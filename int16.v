==> flow/design.v <==
module IAdd (
	input				en,
	output				done,
	input		[15:0]	a,
	input		[15:0]	b,
	output		[15:0]	out
);
	assign	out = $signed(a) + $signed(b);
	assign	done = en;
endmodule
module ISub (
	input				en,
	output				done,
	input		[15:0]	a,
	input		[15:0]	b,
	output		[15:0]	out
);
	assign	out = $signed(a) - $signed(b);
	assign	done = en;
endmodule
module IMul (
	input				en,
	output				done,
	input		[15:0]	a,
	input		[15:0]	b,
	output		[15:0]	out
);
	wire	[15:0]	pp00 = (b[00]) ? a : 32'h0;
	wire	[15:0]	pp01 = (b[01]) ? a : 32'h0;
	wire	[15:0]	pp02 = (b[02]) ? a : 32'h0;
	wire	[15:0]	pp03 = (b[03]) ? a : 32'h0;
	wire	[15:0]	pp04 = (b[04]) ? a : 32'h0;
	wire	[15:0]	pp05 = (b[05]) ? a : 32'h0;
	wire	[15:0]	pp06 = (b[06]) ? a : 32'h0;
	wire	[15:0]	pp07 = (b[07]) ? a : 32'h0;
	wire	[15:0]	pp08 = (b[08]) ? a : 32'h0;
	wire	[15:0]	pp09 = (b[09]) ? a : 32'h0;
	wire	[15:0]	pp10 = (b[10]) ? a : 32'h0;
	wire	[15:0]	pp11 = (b[11]) ? a : 32'h0;
	wire	[15:0]	pp12 = (b[12]) ? a : 32'h0;
	wire	[15:0]	pp13 = (b[13]) ? a : 32'h0;
	wire	[15:0]	pp14 = (b[14]) ? a : 32'h0;
	wire	[15:0]	pp15 = (b[15]) ? a : 32'h0;
	wire	[31:0]	temp	= ( {~pp00[15], pp00[14:0]} <<  0 )
							+ ( {~pp01[15], pp01[14:0]} <<  1 )
							+ ( {~pp02[15], pp02[14:0]} <<  2 )
							+ ( {~pp03[15], pp03[14:0]} <<  3 )
							+ ( {~pp04[15], pp04[14:0]} <<  4 )
							+ ( {~pp05[15], pp05[14:0]} <<  5 )
							+ ( {~pp06[15], pp06[14:0]} <<  6 )
							+ ( {~pp07[15], pp07[14:0]} <<  7 )
							+ ( {~pp08[15], pp08[14:0]} <<  8 )
							+ ( {~pp09[15], pp09[14:0]} <<  9 )
							+ ( {~pp10[15], pp10[14:0]} << 10 )
							+ ( {~pp11[15], pp11[14:0]} << 11 )
							+ ( {~pp12[15], pp12[14:0]} << 12 )
							+ ( {~pp13[15], pp13[14:0]} << 13 )
							+ ( {~pp14[15], pp14[14:0]} << 14 )
							+ ( { pp15[15],~pp15[14:0]} << 15 )
							+ 32'h80010000;
	wire	overflow = temp[31:15] > 0;
	assign	out =	(temp[31]) ?  
						(overflow) ? 16'h8000 : {1'b1, temp[14:0]} 
					:			  
						(overflow) ? 16'h7FFF : {1'b0, temp[14:0]} ;
	assign	done = en;
endmodule
module IDiv (
	input				clk,
	input				rst,
	input				en,
	output				done,
	input		[15:0]	a,
	input		[15:0]	b,
	output		[15:0]	out,
	output		[15:0]	rem
);
	reg		[29:0]	dividend;
	reg		[14:0]	divider;
	reg		[4:0]	c;
	reg				a_sign, b_sign;
	reg		[15:0]	q;
	wire	[16:0]	sub = {1'b0, dividend[29:14]} - {2'b0, divider};
	always @(posedge clk) begin
		if (rst) begin
			c			<=	5'h0;
			dividend	<=	32'h0;
			q			<=	15'h0;
		end else begin
			if (c != 0) begin
				if ( c == 17 ) begin
					if (!en) begin
						c			<=	0;
					end
				end else if ( c == 16 )begin
					q			<=	(a_sign ^ b_sign) ? ~q + 1'b1 : q;
					if (!en) begin
						c			<=	0;
					end else begin
						c			<=	c + 1'b1;
					end
				end else begin
					q			<=	(q << 1) + !sub[16];
					if (!sub[16]) begin  
						dividend	<=	{sub[15:0], dividend[13:0], 1'b0};
					end else begin
						dividend	<=	{dividend[29:0], 1'b0};
					end
					c			<=	c + 1'b1;
				end
			end	else if (en) begin
				divider	<=	(b[15]) ? ~b + 1 : b;
				dividend<=	(a[15]) ? {16'h0, ~a + 16'b1} : a;
				b_sign	<=	b[15];
				a_sign	<=	a[15];
				q		<=	0;
				c		<=	1; 
			end
		end
	end
	assign	out = q;
	assign	rem = {3'b0, dividend[29:15]};
	assign	done = (c >= 16);
endmodule
## From RTL to reports: IDiv

The steps from the RTL of IDiv to its reports follow in flow order.
Line numbers count from 1 in the design file above.
Library cell names are shortened.
Not given: --

- Top module: IDiv
- Clock: clk
- Standard-cell library: sky130hd
- Corner: tt_025C_1v80

## Elaborated design

Counts by Yosys on the flattened word-level netlist (proc, flatten, opt, wreduce; memories kept). Register bits leave out memories and registers merged into their read ports (data or address). Print and check cells are left out. Cells with the same type and inputs are merged into one.

- Add/sub/neg operators: 6
- Order comparisons: 1
- Equality and inequality tests: 6
- Muxes and demuxes: 18
- Bitwise logic cells: 6
- Reduce/logical cells: 7

Operator list:

| operator | number |
|---|---|
| 2-to-1 mux 30 bit | 5 |
| 2-to-1 mux 16 bit | 6 |
| adder 16 x 1 -> 16 bit (second input constant) | 2 |
| inverter 16 bit | 2 |
| 2-to-1 mux 5 bit | 6 |
| subtractor 16 x 15 -> 17 bit | 1 |
| adder 16 x 1 -> 16 bit | 1 |
| adder 15 x 1 -> 15 bit (second input constant) | 1 |
| inverter 15 bit | 1 |
| 2-to-1 mux 15 bit | 1 |
| equality test 5 bit (second input constant) | 2 |
| AND reduction 3 bit | 3 |
| adder 5 x 1 -> 5 bit (second input constant) | 1 |
| >= comparator 5 bit (second input constant) | 1 |
| nonzero test 5 bit | 1 |
| != test 2 bit (second input constant) | 2 |
| != test 3 x 2 -> 1 bit (second input constant) | 1 |
| != test 3 bit (second input constant) | 1 |
| inverter 1 bit | 2 |
| AND reduction 2 bit | 1 |
| nonzero test 2 bit | 1 |
| XOR 1 bit | 1 |
| logical NOT 1 bit | 1 |

- Flip-flop bits (word level): 68
- Input bits: 35
- Output and inout port bits: 33
- Word-level cells: 50

## Logic depth

Yosys ltp: most cells in a row. Word level: on the elaborated netlist, between registers, memories and ports. Mapped: between sequential cells and ports; inverters and the memories' decode and read muxes count.

- Depth after elaboration: 6
- ABC_AREA: 0
- Mapped depth: 11

## Mapped cells and area

The flow's flattened synthesis, as Yosys stat reports it; memories are mapped. The netlist is that of the ABC_AREA named above (0 if unset); the other value can give another one.

- Mapped cells: 570
- Cell area after synthesis: 4,613.2 um2
- Area of sequential cells: 1,531.5 um2
- Flip-flop cells: 68

Cells by type:

| cell type | number | total area (um2) |
|---|---|---|
| dfxtp_1 | 51 | 1.02E+03 |
| edfxtp_1 | 17 | 510.49 |
| ha_1 | 21 | 262.752 |
| a21oi_1 | 42 | 210.202 |
| xnor2_1 | 24 | 210.202 |
| nand2_1 | 52 | 195.187 |
| nor2_1 | 48 | 180.173 |
| nand3_1 | 29 | 145.139 |
| buf_4 | 17 | 127.622 |
| o21ai_0 | 24 | 120.115 |
| inv_1 | 31 | 116.362 |
| xor2_1 | 13 | 113.859 |
| nor3_1 | 22 | 110.106 |
| a21o_1 | 11 | 82.579 |
| clkbuf_1 | 22 | 82.579 |
| a32oi_1 | 9 | 78.826 |
| nand2b_1 | 12 | 75.072 |
| o211ai_1 | 10 | 75.072 |

Other cell types: 45; their cells: 115.

## Worst setup path after synthesis

Source: OpenSTA report_checks on the synthesized netlist (no wires, ideal clock, input and output delay 20% of the period each), path of least setup slack; recovery checks are left aside. Register names are those of the netlist, which keeps one name where synthesis merged equal registers.

- Path kind: input to register
- Start point: input port en
- End point: register a_sign
- Period: 3.52 ns
- Launch time at the first pin: 0.704 ns
- Arrival time: 2.630 ns
- Setup slack: 0.477 ns
- Path delay: 2.338 ns
- Stages on the path: 6
- Buffers on the path: 2
- Period reached after synthesis: 3.043 ns

"path delay" = arrival - input delay + setup time.
"stages on the path": output pins that drive a net of the path, with the launching flip-flop's if there is one; two outputs of one cell count as two.
"period reached after synthesis" = period - worst setup slack (recovery checks aside). The figure is calculated, with input and output delays left at 20% of the set period.
Between the ends stands the longest chain of elaborated cells between them, by number of cells; it is not shown to be the way that was timed. Of several equally long chains one is given.
Each line given opens the expression or statement behind the cell; cells for indexed reads and writes are added by Yosys, which also makes memories of some case tables.

- Cells stage by stage: nand2b_1 > a22o_1 > and2_0 > clkbuf_1 > clkbuf_1 > nor3_1
- Cells in the longest elaborated chain: 1
- Elaborated cells on any way between the ends: 1
- Source lines of those cells: 0
- Classes of those cells: 1 x reduce/logical

Ends and longest elaborated chain, post-synthesis:

| element | RTL line | source |
|---|---|---|
| start, declared | 71 | `input en,` |
| AND reduction 3 bit | -- |  |
| end, assigned | 115 | `a_sign <= a[15];` |
| end, declared | 81 | `reg a_sign, b_sign;` |

## Timing after layout

From the final timing report of flow run 1: the path of least setup slack in the routed layout; clock arrival at registers is part of the times.

- Path kind: input to register
- Start point: input port en
- End point: register dividend[22]
- Period: 4.97 ns
- Launch time at the first pin: 0.99 ns
- Arrival time: 3.08 ns
- Setup slack: 2.13 ns
- Stages on the path: 7
- Buffers on the path: 1

Between the ends stands the longest chain of elaborated cells between them, by number of cells; it is not shown to be the way that was timed. Of several equally long chains one is given.
A register here has more assigning lines than the two given.

- Cells stage by stage: clkdlybuf4s50_1 > nand2b_1 > a22o_1 > nand2_1 > nor2_1 > a32oi_1 > o31ai_1
- Cells in the longest elaborated chain: 2
- Elaborated cells on any way between the ends: 4
- Source lines of those cells: 2
- Classes of those cells: 2 x mux; 2 x reduce/logical

Ends and longest elaborated chain, post-layout:

| element | RTL line | source |
|---|---|---|
| start, declared | 71 | `input en,` |
| 2-to-1 mux 30 bit | 111 | `end else if (en) begin` |
| 2-to-1 mux 30 bit | 90 | `if (c != 0) begin` |
| end, assigned | 105 | `dividend <= {sub[15:0], dividend[13:0], 1'b0};` |
| end, assigned | 107 | `dividend <= {dividend[29:0], 1'b0};` |
| end, declared | 78 | `reg [29:0] dividend;` |

Measured data: module IDiv, platform sky130hd, 2 stored runs of the flow under differing settings, order arbitrary. Input and output delays are each 20% of the period that was set; the output load is 0.01 pF.
"clock period reached": clock period set for the run, less the worst setup slack. It is reckoned from that one timing run; input and output delays stay at 20% of the period that was set.
"time used up by the worst setup path" means the part of the period allowed to the worst setup path (the constraints hold back 20% at inputs and 20% at outputs) less its slack; where the path has registers, the arrival times of their clocks count too.
"total power after layout" rests on the timing tool's default activity at the inputs, not on a simulated workload.

### Flow run 1

Settings: `period_ns=4.97`, `CAP_MARGIN=20`, `CORE_MARGIN=2`, `CORE_UTILIZATION=40`, `SLEW_MARGIN=20`

- Post-synthesis cell area: 4,613.2 um2
- Die footprint: 12,407.7 um2
- Standard-cell area after layout: 5,554.1 um2
- Utilization after layout: 49.1 %
- Setup slack of the worst path: 2.130 ns
- Summed negative setup slack: 0.000 ns
- Post-route worst hold slack: 0.451 ns
- Total power after layout: 1.659 mW
- Clock period reached: 2.840 ns
- Time used up by the worst setup path: 1.85 ns
- Critical path type: input to register

### Flow run 2

Settings: `period_ns=3.86`, `CORE_UTILIZATION=52`, `PLACE_DENSITY_LB_ADDON=0.16`, `HOLD_SLACK_MARGIN=0.03`, `CELL_PAD_IN_SITES_GLOBAL_PLACEMENT=1`, `GPL_TIMING_DRIVEN=1`, `CTS_CLUSTER_DIAMETER=318`, `MIN_ROUTING_LAYER=met2`, `CAP_MARGIN=20`, `CORE_MARGIN=2`, `SLEW_MARGIN=20`

- Post-synthesis cell area: 4,613.2 um2
- Die footprint: 9,641.3 um2
- Standard-cell area after layout: 5,452.7 um2
- Utilization after layout: 62.8 %
- Setup slack of the worst path: 0.998 ns
- Summed negative setup slack: 0.000 ns
- Post-route worst hold slack: 0.455 ns
- Total power after layout: 1.978 mW
- Clock period reached: 2.862 ns
- Time used up by the worst setup path: 2.86 ns
- Critical path type: register to register
